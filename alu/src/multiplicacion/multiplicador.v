==> flow/design.v <==
`timescale 1ns / 1ps
module multiplicador( input [2:0] MR,
							input [2:0] MD,
						   	input init,
							 input clk,
							 output  reg [5:0] res,
							 output reg done
    );
reg sh;
reg rst;
reg add;
reg [5:0] A;
reg [2:0] B;
reg [5:0] pp;
wire z;
reg [2:0] status =0;
assign z=(B==0)?1:0;
  always @(negedge clk) begin
	if (rst) begin
		A = {3'b000,MD};
		B = MR;
	end
	else	begin
		if (sh) begin
			A= A << 1;
			B = B >> 1;
		end
	end
end
  always @(negedge clk) begin
	if (rst) begin
		pp =0;
	end
	else	begin
		if (add) begin
		pp =pp+A;
		end
	end
end
parameter START =0,  CHECK =1, ADD =2, SHIFT =3, END1 =4;
always @(posedge clk) begin
	case (status)
	START: begin
		sh=0;
		add=0;
		if (init==1) begin
			status=CHECK;
			done =0;
			rst=1;
		end
		end
	CHECK: begin
		done=0;
		rst=0;
		sh=0;
		add=0;
		if (B[0]==1)
			status=ADD;
		else
			status=SHIFT;
		end
	ADD: begin
		done=0;
		rst=0;
		sh=0;
		add=1;
		status=SHIFT;
		end
	SHIFT: begin
		done=0;
		rst=0;
		sh=1;
		add=0;
		if (z==1)
			status=END1;
		else
			status=CHECK;
		end
	END1: begin
		done =1;
		rst =0;
		sh =0;
		add =0;
      res = pp[5:0];
		status =START;
	end
	 default:
		status =START;
	endcase
end
endmodule
Tool chain data of multiplicador. What the tools print for multiplicador, step after step. Lines are those of the file above, counted from 1. Operators carry their Yosys type and port widths (W data, S select, Z words). Library cell names are shortened. The mark - stands for no value.

Top: multiplicador. Clock port: clk. Standard-cell library: sky130hd. Corner: tt_025C_1v80.

Elaborated design. Counts by Yosys on the flattened word-level netlist (proc, flatten, opt, wreduce; memories kept). Register bits leave out memories and registers merged into their read ports (data or address). Print and check cells are left out. Cells with the same type and inputs are merged into one.

For bitwise operators the number is 0. For equality and inequality tests the number is 5. Under div/mod/pow operators stands 0. For multiply operators the number is 0. For reduce/logical cells the number is 13. Under mux-type cells stands 15. Under shifts and indexed selects stands 0. Add/sub/neg operators: 1. For order comparisons the number is 0.

Operators with widths (count): $mux W3 (5); $reduce_or A4 Y1 (3); $pmux W3 S4 (1); $reduce_bool A2 Y1 (4); $eq A3 B2 Y1 const B (2); $logic_not A3 Y1 (2); $add A6 B6 Y6 (1); $mux W6 (1); $pmux W1 S2 (3); $reduce_and A2 Y1 (2); $mux W1 (4); $eq A3 B1 Y1 const B (1); $eq A3 B3 Y1 const B (1); $reduce_bool A3 Y1 (1); $reduce_or A3 Y1 (1); $pmux W1 S3 (1); $ne A2 B2 Y1 const B (1).

Under ROM bits stands 0. The figure for word-level cells is 44. For flip-flop bits (word level) the number is 28. Under word width x clocked read ports stands 0. For RAM bits the number is 0. For bits in latches the number is 0. The entry for input port bits reads 8. The entry for output and inout bits reads 7. The figure for memory cells is 0.

Longest topological paths. Depth = most cells in a row (Yosys ltp): at word level without a register or memory, in the mapped netlist without a sequential cell, where the memories' decode and read muxes count.

Under word-level depth stands 4. The figure for ABC_AREA is 0. The figure for mapped depth is 6. The figure for mapped depth without buffers is 6.

Synthesis result. The flow's flattened synthesis, as Yosys stat reports it; memories are mapped. The netlist is that of the ABC_AREA named above (0 if unset); the other value can give another one.

Cell types: edfxtp_1 (count 19, area in all 570.547 sq um); dfxtp_1 (count 9, area in all 180.173 sq um); mux2_2 (count 6, area in all 67.565 sq um); ha_1 (count 5, area in all 62.56 sq um); mux2i_1 (count 5, area in all 50.048 sq um); nor2_1 (count 12, area in all 45.043 sq um); and2_1 (count 5, area in all 31.28 sq um); xnor2_1 (count 3, area in all 26.275 sq um); nand2_1 (count 6, area in all 22.522 sq um); fa_1 (count 1, area in all 20.019 sq um); a211oi_1 (count 2, area in all 15.014 sq um); a21oi_1 (count 3, area in all 15.014 sq um); nor3b_1 (count 2, area in all 15.014 sq um); and4b_4 (count 1, area in all 13.763 sq um); nor2b_1 (count 2, area in all 12.512 sq um); nor4_2 (count 1, area in all 12.512 sq um); buf_6 (count 1, area in all 11.261 sq um); clkbuf_1 (count 3, area in all 11.261 sq um).

Other cell types: 16; their cells: 18.

Mapped area: 1300.0 sq um. For buffers the number is 6. Cells in the netlist: 104. For flip-flops the number is 28.

==> runs of multiplicador <==
Below are 2 stored runs of the flow (Yosys, OpenROAD; platform sky130hd) on multiplicador, each with its settings and what was measured, unordered. Constraints: input delay and output delay 20% of the set period each, output load 0.01 pF. "overall power" is the tool's figure for a default switching activity; nothing was simulated.

Job 1 has these settings: period_ns 2.99; CORE_UTILIZATION 35; SETUP_SLACK_MARGIN 0.64; PLACE_DENSITY_LB_ADDON 0.13; CELL_PAD_IN_SITES_DETAIL_PLACEMENT 0; GPL_TIMING_DRIVEN 0; MIN_ROUTING_LAYER met2; MAX_ROUTING_LAYER met5; CAP_MARGIN 20; CORE_MARGIN 2; SLEW_MARGIN 20. The measured chip area in the Yosys report is 1300.0 sq um. The area of the die is 4217.9 sq um. The standard-cell area after layout stands at 1699.1 sq um. For the utilization after layout the run shows 47.1 %. The setup slack of the critical path stands at 337 ps. The total negative setup slack is 0 ps. The measured lowest hold slack is 495 ps. The overall power comes to 1.730 mW.

Job 2 has these settings: period_ns 3.69; CORE_UTILIZATION 29; SETUP_SLACK_MARGIN 0.8; PLACE_DENSITY 0.48; CORE_ASPECT_RATIO 0.69; CELL_PAD_IN_SITES_DETAIL_PLACEMENT 1; SLEW_MARGIN 25; MAX_ROUTING_LAYER met4; CAP_MARGIN 20; CORE_MARGIN 2. The measured chip area in the Yosys report is 1300.0 sq um. The area of the die is 5043.4 sq um. The standard-cell area after layout stands at 1770.5 sq um. For the utilization after layout the run shows 40.7 %. The setup slack of the critical path stands at 631 ps. The total negative setup slack is 0 ps. The measured lowest hold slack is 521 ps. The overall power comes to 1.492 mW.
