==> flow/design.v <==
`timescale 1ns / 1ps
module divi( input [2:0] DV,
							input [2:0] DR,
						   	input init,
							 input clk,
							 output  reg [2:0] DP
    );
reg done;
reg sh;
reg rst;
reg resta;
reg [1:0] cont;
reg [5:0] C;
wire z;
reg [3:0] status =0;
assign z=(cont==0)?1:0;
  always @(negedge clk) begin
	if (rst) begin
      C ={3'b000,DV};
		cont= 3;
	end
	else	begin
		if (sh) begin
			C= C << 1;
          if(cont>0) begin
			cont = cont-1;
          end
		end
	if (resta) begin
	   C[0]=1;
       C[5:3] = C[5:3]-DR;
    end
	end
	end
parameter START =0,  SHIFT =1, RESTA =2, CHECK=3, END1 =4, CHECK2= 5;
always @(posedge clk) begin
	case (status)
	START: begin
	   resta=0;
	   sh=0;
	if(init) begin
		status=SHIFT;
		done=0;
	    rst=1;
	end
	end
	SHIFT: begin
		resta=0;
	    sh=1;
	    done=0;
	    rst=0;
		status=CHECK;
		end
	CHECK: begin
	    done=0;
	    resta=0;
	    rst=0;
        sh=0;
        if( C[5:3]<DR )begin
            status=CHECK2;
        end else
            status=RESTA;
		end
	RESTA: begin
	    done=0;
	    resta=1;
	    rst=0;
	    sh=0;
	    status=CHECK2;
		end
	CHECK2: begin
	    done=0;
	    resta=0;
	    rst=0;
	    sh=0;
	    if(z)begin
	       status=END1;
	   end else
		status=SHIFT;
	end
	END1: begin
	    done=1;
	    resta=0;
	    rst=1;
	    sh=0;
        DP = C[2:0];
	    status =START;
		end
	 default:
		status =START;
	endcase
end
endmodule
======== Reports on divi ========
Tool output for the design above, in the order of the flow.
Lines are those of the file above, counted from 1.
Operators: Yosys type, input widths -> output width; for muxes data width and select width s.
The mark - stands for no value.
set-up
  top ..................................... divi
  clock port .............................. clk
  cell library ............................ sky130hd
  library corner .......................... tt_025C_1v80

======== Word-level counts ========
Counts by Yosys on the flattened word-level netlist (proc, flatten, opt, wreduce; memories kept). Register bits leave out memories and registers merged into their read ports (data or address). Print and check cells are left out. Cells with the same type and inputs are merged into one.
storage and ports
  register bits ........................... 18
  input port bits ......................... 8
  cells after elaboration ................. 46
operators by class
  magnitude comparators ................... 2
  reductions and logical operators ........ 12
  equality and inequality tests ........... 6
  add/sub/neg operators ................... 2
  multiplexer cells ....................... 15
operators with widths
  operator             count
  $pmux 4 s5           1
  $mux 6               2
  $reduce_or 5->1      2
  $mux 3               3
  $eq 4x2->1 const B   2
  $eq 4x3->1 const B   2
  $reduce_bool 2->1    3
  $reduce_bool 3->1    2
  $reduce_and 2->1     2
  $eq 4x1->1 const B   1
  $logic_not 4->1      1
  $reduce_or 4->1      1
  $mux 4               1
  $pmux 1 s2           2
  $mux 1               4
  $sub 3x3->3          1
  $lt 3x3->1           1
  $pmux 1 s3           1
  $sub 2x1->2 const B  1
  $gt 2x1->1 const B   1
  $ne 2x2->1 const B   1
  $logic_not 2->1      1
  $mux 2               1

======== Logic depth ========
Yosys ltp: most cells in a row. Word level: on the elaborated netlist, between registers, memories and ports. Mapped: between sequential cells and ports; inverters and the memories' decode and read muxes count.
logic depth
  depth in word-level cells ............... 4
  ABC_AREA ................................ 0
  depth in mapped cells ................... 7

======== Synthesis result ========
Source: synth_stat.txt of the flow (Yosys; design flattened, memories mapped). It holds for the ABC_AREA given above (unset counts as 0); a run with the other value may have another netlist.
cells by type
  type                       count  total area (sq um)
  sky130_fd_sc_hd__edfxtp_1  12     360.346
  sky130_fd_sc_hd__dfxtp_1   5      100.096
  sky130_fd_sc_hd__ha_1      4      50.048
  sky130_fd_sc_hd__inv_1     8      30.029
  sky130_fd_sc_hd__mux2i_1   3      30.029
  sky130_fd_sc_hd__nand2b_1  4      25.024
  sky130_fd_sc_hd__o21ai_0   5      25.024
  sky130_fd_sc_hd__a21o_1    3      22.522
  sky130_fd_sc_hd__fa_1      1      20.019
  sky130_fd_sc_hd__and2_1    3      18.768
  sky130_fd_sc_hd__a22o_1    2      17.517
  sky130_fd_sc_hd__a31o_1    2      17.517
  sky130_fd_sc_hd__a211oi_1  2      15.014
  sky130_fd_sc_hd__buf_6     1      11.261
  sky130_fd_sc_hd__nand2_1   3      11.261
  sky130_fd_sc_hd__or4_4     1      11.261
  sky130_fd_sc_hd__a21oi_1   2      10.01
  sky130_fd_sc_hd__and4b_1   1      10.01
Other cell types: 15; their cells: 16.
synthesis totals
  flip-flops .............................. 17
  mapped area ............................. 0.0008909 sq mm
  buffers ................................. 4
  sequential area ......................... 0.0004604 sq mm
  cell count .............................. 78

==> results <==
Settings and measured results of 2 stored flow runs for module divi (sky130hd), not sorted in any way. The constraints put input and output delay at 20% of the set period each and load the outputs with 0.01 pF.
"total power after layout" rests on the timing tool's default activity at the inputs, not on a simulated workload.

======== flow run 1 ========
==> flow/run.sh <==
#!/bin/bash
# the make line also repeats the synthesis and layout settings of config.mk as NAME=value (left out here)
make -C /OpenROAD-flow-scripts/flow DESIGN_CONFIG=/design/flow/config.mk WORK_HOME=/design/flow/orfs CLKGATE_MAP_FILE= finish
==> flow/config.mk <==
export PLATFORM = sky130hd
export DESIGN_NAME = divi
export DESIGN_NICKNAME = divi
export VERILOG_FILES = /design/flow/design.v
export SDC_FILE = /design/flow/constraint.sdc
export NUM_CORES = 4
export LEC_CHECK = 0
export CAP_MARGIN = 25
export CELL_PAD_IN_SITES_GLOBAL_PLACEMENT = 3
export CORE_MARGIN = 4
export CORE_UTILIZATION = 43
export CTS_CLUSTER_SIZE = 62
export PLACE_DENSITY_LB_ADDON = 0.2
export SLEW_MARGIN = 35
==> flow/constraint.sdc <==
create_clock -name core_clock -period 2.31 [get_ports {clk}]
set_input_delay 0.4620 -clock core_clock [delete_from_list [all_inputs] [get_ports {clk}]]
set_output_delay 0.4620 -clock core_clock [all_outputs]
set_load 0.01 [all_outputs]

-------- measured, flow run 1 --------
  full die area ........................... 0.0028639 sq mm
  Yosys chip area after synthesis ......... 0.0008909 sq mm
  utilization of the finished layout ...... 63.6 %
  worst setup slack after layout .......... -0.538 ns
  setup total negative slack .............. -1.802 ns
  std-cell area (final layout) ............ 0.0012487 sq mm
  worst hold slack ........................ 0.472 ns
  total power after layout ................ 1645 µW

======== flow run 2 ========
==> flow/run.sh <==
#!/bin/bash
# the make line also repeats the synthesis and layout settings of config.mk as NAME=value (left out here)
make -C /OpenROAD-flow-scripts/flow DESIGN_CONFIG=/design/flow/config.mk WORK_HOME=/design/flow/orfs CLKGATE_MAP_FILE= finish
==> flow/config.mk <==
export PLATFORM = sky130hd
export DESIGN_NAME = divi
export DESIGN_NICKNAME = divi
export VERILOG_FILES = /design/flow/design.v
export SDC_FILE = /design/flow/constraint.sdc
export NUM_CORES = 4
export LEC_CHECK = 0
export CAP_MARGIN = 20
export CORE_MARGIN = 2
export CORE_UTILIZATION = 40
export SLEW_MARGIN = 20
==> flow/constraint.sdc <==
create_clock -name core_clock -period 3.28 [get_ports {clk}]
set_input_delay 0.6560 -clock core_clock [delete_from_list [all_inputs] [get_ports {clk}]]
set_output_delay 0.6560 -clock core_clock [all_outputs]
set_load 0.01 [all_outputs]

-------- measured, flow run 2 --------
  std-cell area (final layout) ............ 0.0011148 sq mm
  utilization of the finished layout ...... 51.9 %
  Yosys chip area after synthesis ......... 0.0008909 sq mm
  setup total negative slack .............. -0.081 ns
  full die area ........................... 0.0026204 sq mm
  worst setup slack after layout .......... -0.043 ns
  worst hold slack ........................ 0.462 ns
  total power after layout ................ 1025 µW
